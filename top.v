==> flow/design.v <==
module send_byte (                           
input sys_clk         ,          
input rst_n           ,          
input [2:0] time_set  ,    
input [7:0] data      ,          
input send_go         ,          
output reg uart_tx    ,          
output reg tx_done  
    );
reg [31:0] cnt; 
reg [3:0] cnt2; 
reg [31:0] time_cnt;
reg send_en;
reg [7:0] r_data;
always@(*)
    if(!rst_n)
        time_cnt<=434;
    else
        case(time_set)  
            0:time_cnt<=10416;                  
            1:time_cnt<=5208;                   
            2:time_cnt<=434;                    
            default:time_cnt<=434;              
        endcase
always @(posedge sys_clk) begin
    if(!rst_n)
        r_data<=1'b1;
    else if (send_go)
        r_data<=data;
    else
        r_data<=r_data;
end
always @(posedge sys_clk or negedge rst_n) begin
    if(!rst_n)
        send_en<=32'd0;
    else if(send_go)
        send_en<=1;
    else if (tx_done)
        send_en<=0;
    else
        send_en<=send_en;
end
always@(posedge sys_clk or negedge rst_n)
    if(!rst_n)
        cnt<=32'd0;
    else if(send_en)
        if(cnt==time_cnt-1)
            cnt<=32'd0;
        else
            cnt<=cnt+1;
    else 
        cnt<=32'd0;     
always@(posedge sys_clk or negedge rst_n)
    if(!rst_n)
        cnt2<=4'd0; 
    else if(send_en)begin
        if((cnt2>=0)&&(cnt2<9))begin
            if(cnt==time_cnt-1)
                cnt2<=cnt2+1;
            else  
                cnt2<=cnt2;
        end
        else if(cnt2==10)
            cnt2<=0; 
        else  
                cnt2<=cnt2;
    end
    else  
        cnt2<=4'd0;
always@(posedge sys_clk or negedge rst_n)
    if(!rst_n)
        uart_tx<=0;
    else if(send_en)
        case(cnt2)
            0: begin uart_tx<=0;  end                        
            1:  uart_tx<=r_data[0] ;                  
            2:  uart_tx<=r_data[1] ;                  
            3:  uart_tx<=r_data[2] ;                  
            4:  uart_tx<=r_data[3] ;                  
            5:  uart_tx<=r_data[4] ;                  
            6:  uart_tx<=r_data[5] ;                  
            7:  uart_tx<=r_data[6] ;                  
            8:  uart_tx<=r_data[7] ;                  
            9:  uart_tx<=1 ;       
            default:uart_tx<=1;    
        endcase
    else 
        uart_tx<=uart_tx;                                          
always@(posedge sys_clk or negedge rst_n)
    if(!rst_n)
        tx_done<=0;
    else if(cnt2==9 && cnt == time_cnt-1)                                    
            tx_done<=1;     
    else if(send_en)
            tx_done<=0;                
    else
            tx_done<=0;
endmodule          
module state(
input sys_clk,
input rst_n,
input Trans_go, 
input [39:0]Data,
output uart_tx,
output reg all_done
);
wire tx_done;
reg [39:0]Data1;
reg [2:0]Data_cnt;  
reg send_go;
reg [7:0]data;
parameter max = 5;
send_byte serial_module(                           
        .sys_clk     (sys_clk  )    ,          
        .rst_n       (rst_n    )    ,          
        .time_set    (2 )           ,         
        .data        (data     )    ,          
        .send_go     (send_go  )    ,          
        .uart_tx     (uart_tx  )    ,          
        .tx_done     (tx_done  )
    );
always @(posedge sys_clk or negedge rst_n) begin
    if (!rst_n) begin
        Data_cnt <= 0;
    end
    else if (send_go) begin
        Data_cnt<=Data_cnt+1;
    end
    else if ((Data_cnt==max)&&(tx_done)) 
        Data_cnt<=0;    
    else
        Data_cnt<=Data_cnt;
end
always @(posedge sys_clk or negedge rst_n) begin
    if (!rst_n) begin
        Data1 <= Data;
    end
    else if(tx_done)begin
        Data1<={Data1[7:0],Data1[39:8]};
    end
    else 
        Data1<=Data1;
end
always @(posedge sys_clk or negedge rst_n) begin
    if (!rst_n) begin
        data <= 7'd0;
    end
    else if(send_go)begin  
        data<=Data1[7:0];
    end
    else if(all_done)begin 
        data<=7'd0;
    end
    else
        data<=data;
end
always @(posedge sys_clk or negedge rst_n) begin
    if (!rst_n) begin
        send_go<=1;
    end
    else if(Trans_go) begin 
        if((Data_cnt<max)&&(tx_done))begin
            send_go<=1;
        end
        else
            send_go<=0;
    end
    else 
        send_go<=0; 
end
always @(posedge sys_clk or negedge rst_n) begin
    if (!rst_n) begin
        all_done<=0;
    end
    else if((Data_cnt==max)&&(tx_done))begin
        all_done<=1;
    end
    else
        all_done<=all_done;
end
endmodule
module top (
    input sys_clk,
    input rst_n,
    output uart_tx
);
reg Trans_go;
reg [39:0]Data;
wire all_done;
state state1(
.sys_clk  (sys_clk ),
.rst_n    (rst_n   ),
.Trans_go (Trans_go),
.Data     (Data    ),
.uart_tx  (uart_tx ),
.all_done (all_done)
);
always @(posedge sys_clk or negedge rst_n) begin
    if (!rst_n) begin
        Trans_go <= 0;
    end
    else begin 
        if (all_done) begin 
            Trans_go <= 0;
        end
        else begin
            Trans_go <= 1;
        end
    end
end
always @(posedge sys_clk or negedge rst_n) begin
    if (!rst_n) begin
        Data <= 40'h10_08_04_02_01; 
    end
    else begin
        Data <= Data;
    end
end
endmodule
# Step by step through the tools: top
# Tool output for the design above, in the order of the flow.
# Lines are those of the file above, counted from 1.
setup:
  top: "top"
  clock_port: "sys_clk"
  lib: "sky130hd"
  lib_corner: "tt_025C_1v80"

# After elaboration
# Yosys after proc, flatten, opt, wreduce and memory -nomap, before mapping. Memory bits, and registers merged into a memory's read port (data or address), are not among the register bits. Print and check cells are not counted. Equal cells are merged and count once.
op_classes:
  add_sub_neg: 3
  n_cmp: 3
  n_eq: 14
  muxes: 17
  n_reduce_logical: 9
op_table:
  columns: ["cell", "count"]
  rows:
  - ["32-bit two-way mux", 2]
  - ["32-bit by 1-bit adder with 32-bit output with constant B", 1]
  - ["32-bit by 9-bit equality test with 1-bit output with constant B", 1]
  - ["4-bit by 3-bit equality test with 1-bit output with constant B", 4]
  - ["8-bit two-way mux", 2]
  - ["4-bit two-way mux", 4]
  - ["4-bit equality test with constant B", 3]
  - ["1-bit case mux with 9-bit select", 1]
  - ["4-bit by 2-bit equality test with 1-bit output with constant B", 2]
  - ["2-bit nonzero test", 3]
  - ["3-bit two-way mux", 2]
  - ["1-bit two-way mux", 6]
  - ["1-bit logical AND", 4]
  - ["4-bit by 1-bit adder with 4-bit output with constant B", 1]
  - ["4-bit by 1-bit greater-or-equal comparator with 1-bit output with constant B", 1]
  - ["4-bit by 1-bit equality test with 1-bit output with constant B", 1]
  - ["4-bit < comparator with constant B", 1]
  - ["4-bit logical NOT", 1]
  - ["3-bit by 1-bit adder with 3-bit output with constant B", 1]
  - ["3-bit by 1-bit inequality test with 1-bit output with constant B", 1]
  - ["3-bit by 2-bit inequality test with 1-bit output with constant B", 1]
  - ["3-bit < comparator with constant B", 1]
  - ["3-bit equality test with constant B", 1]
  - ["2-bit AND reduction", 1]
bits:
  regBits: 101
  in_bits: 2

# Logic depth
# Yosys ltp: most cells in a row. Word level: on the elaborated netlist, between registers, memories and ports. Mapped: between sequential cells and ports; inverters and the memories' decode and read muxes count.
depth:
  ltp_word: 4
  abc_area: 0
  ltp_mapped: 7

# Mapped cells and area
# Source: synth_stat.txt of the flow (Yosys; design flattened, memories mapped). It holds for the ABC_AREA given above (unset counts as 0); a run with the other value may have another netlist.
# The area totals of this step are shown rounded.
by_type:
  columns: ["cell", "count", "type_area_um2"]
  rows:
  - ["sky130_fd_sc_hd__dfrtp_1", 87, 2.18E+03]
  - ["sky130_fd_sc_hd__mux2_2", 40, 450.432]
  - ["sky130_fd_sc_hd__dfxtp_1", 8, 160.154]
  - ["sky130_fd_sc_hd__dfstp_2", 6, 157.651]
  - ["sky130_fd_sc_hd__mux2i_1", 13, 130.125]
  - ["sky130_fd_sc_hd__nand2_1", 31, 116.362]
  - ["sky130_fd_sc_hd__a21oi_1", 22, 110.106]
  - ["sky130_fd_sc_hd__or4_1", 14, 105.101]
  - ["sky130_fd_sc_hd__ha_1", 8, 100.096]
  - ["sky130_fd_sc_hd__o31ai_1", 13, 97.594]
  - ["sky130_fd_sc_hd__o21ai_0", 17, 85.082]
  - ["sky130_fd_sc_hd__nand4_1", 11, 68.816]
  - ["sky130_fd_sc_hd__nor2_1", 17, 63.811]
  - ["sky130_fd_sc_hd__and4_1", 7, 61.309]
  - ["sky130_fd_sc_hd__xor2_1", 7, 61.309]
  - ["sky130_fd_sc_hd__nand2b_1", 9, 56.304]
  - ["sky130_fd_sc_hd__clkbuf_1", 14, 52.55]
  - ["sky130_fd_sc_hd__xnor2_1", 6, 52.55]
# Other cell types: 28; their cells: 72.
mapped:
  cell_count: 402
  yosys_area_um2: 4500
  seqArea_um2: 2500
  ffs: 101

# Timing after synthesis
# Path of least setup slack by OpenSTA after synthesis, without wires, with an ideal clock, recovery checks aside; 20% of the period is set as input and as output delay. Where synthesis merged equal registers, the netlist keeps one of their names.
synth_timing:
  path_type: "register to register"
  from: "register state1.serial_module.cnt[5]"
  to: "register state1.serial_module.cnt[29]"
  tclk_ps: 3410
  setup_ps: 78
  t_first_pin_ps: 0
  arrival_ps: 1791
  required_ps: 3332
  setup_slack_ps: 1541
  delay_ps: 1869
  driving_pins: 6
  path_buffers: 1
  synth_period_reached_ps: 1869
# "delay_ps" = arrival - input delay + setup time.
# "driving_pins" counts driving pins, that of a launching flip-flop among them; a cell with two outputs on the path counts twice.
# "synth_period_reached_ps" is the clock period less the worst setup slack; recovery checks do not enter. This is arithmetic on one report: input and output delays are still those of the set period (20% each).
# The rows between start and end are the longest chain of elaborated cells between them; the timing report does not say that the signal goes this way. Where chains are equally long, one stands for them.
# Each line given opens the expression or statement behind the cell; cells for indexed reads and writes are added by Yosys, which also makes memories of some case tables.
# A register here has more assigning lines than the two given.
synth_between:
  path_cell_list: "sky130_fd_sc_hd__dfrtp_1 > sky130_fd_sc_hd__nand4_2 > sky130_fd_sc_hd__or4_4 > sky130_fd_sc_hd__buf_6 > sky130_fd_sc_hd__or4_1 > sky130_fd_sc_hd__a21oi_1"
  elab_chain_cells: 3
synth_rtl:
  columns: ["item", "line", "text"]
  rows:
  - ["start: declaration", 10, "reg [31:0] cnt;"]
  - ["start: assignment", 45, "cnt<=32'd0;"]
  - ["start: assignment", 50, "cnt<=cnt+1;"]
  - ["32-bit by 1-bit adder with 32-bit output", 50, null]
  - ["32-bit two-way mux", 47, "if(cnt==time_cnt-1)"]
  - ["32-bit two-way mux", 46, "else if(send_en)"]
  - ["end: assignment", 45, null]
  - ["end: assignment", 50, null]
  - ["end: declaration", 10, null]

# Path in the finished layout
# Path of least setup slack in the final report of run 2 (OpenROAD, finished layout, wires in). Where an end is a register, its clock arrival counts in the times.
# The report prints the path's times to 10 ps; the period is as set.
layout_timing:
  path_type: "register to register"
  from: "register state1.serial_module.cnt[1]"
  to: "register state1.serial_module.cnt2[2]"
  tclk_ps: 2000
  setup_ps: 60
  t_first_pin_ps: 360
  arrival_ps: 2220
  required_ps: 2290
  setup_slack_ps: 80
  driving_pins: 7
  path_buffers: 0
# The rows between start and end are the longest chain of elaborated cells between them; the timing report does not say that the signal goes this way. Where chains are equally long, one stands for them.
# A register here has more assigning lines than the two given.
layout_between:
  path_cell_list: "sky130_fd_sc_hd__dfrtp_1 > sky130_fd_sc_hd__inv_1 > sky130_fd_sc_hd__ha_1 > sky130_fd_sc_hd__nor4b_2 > sky130_fd_sc_hd__nand4_1 > sky130_fd_sc_hd__or4b_2 > sky130_fd_sc_hd__a21oi_2"
  elab_chain_cells: 4
layout_rtl:
  columns: ["item", "line", "text"]
  rows:
  - ["start: declaration", 10, "reg [31:0] cnt;"]
  - ["start: assignment", 45, "cnt<=32'd0;"]
  - ["start: assignment", 50, "cnt<=cnt+1;"]
  - ["32-bit by 9-bit equality test with 1-bit output", 58, "if(cnt==time_cnt-1)"]
  - ["4-bit two-way mux", 58, null]
  - ["4-bit two-way mux", 57, "if((cnt2>=0)&&(cnt2<9))begin"]
  - ["4-bit two-way mux", 56, "else if(send_en)begin"]
  - ["end: assignment", 59, "cnt2<=cnt2+1;"]
  - ["end: assignment", 61, "cnt2<=cnt2;"]
  - ["end: declaration", 11, "reg [3:0] cnt2;"]

# Measured data: module top, platform sky130hd, 2 stored runs of the flow under differing settings, order arbitrary. Input and output delays are each 20% of the period that was set; the output load is 0.01 pF.
# "timing.achieved_period_ps": clock period set for the run, less the worst setup slack. It is reckoned from that one timing run; input and output delays stay at 20% of the period that was set.
# "timing.worst_path_ps" is the time allowed to the run's worst setup path (the clock period less input and output delay, where it has them) less its slack. Clock arrival times count: a late capture clock shortens it, a late launch clock lengthens it.
# "timing.worst_path_ps" is given in steps of 10 ps.
# The measured numbers are rounded.
runs:
  - name: "run 1"
    settings:
      period_ns: 1.3
      CORE_UTILIZATION: 69
      SETUP_SLACK_MARGIN: 0.2
      PLACE_DENSITY: 0.36
      CELL_PAD_IN_SITES_DETAIL_PLACEMENT: 2
      CTS_CLUSTER_SIZE: 72
      SLEW_MARGIN: 0
      CAP_MARGIN: 20
      CORE_MARGIN: 2
    outcome: "unfinished; error DPL-0033 in placement"
  - name: "run 2"
    settings:
      period_ns: 2.0
      CORE_UTILIZATION: 60
      CAP_MARGIN: 20
      CORE_MARGIN: 2
      SLEW_MARGIN: 20
    results:
      synth_area_um2: 4500
      design_die_area_um2: 8300
      finalCellArea_um2: 5100
      worst_setup_slack_ps: 76
      final_hold_ws_ps: 500
      timing.achieved_period_ps: 1924
      timing.worst_path_ps: 1920
      path_kind: "register to register"
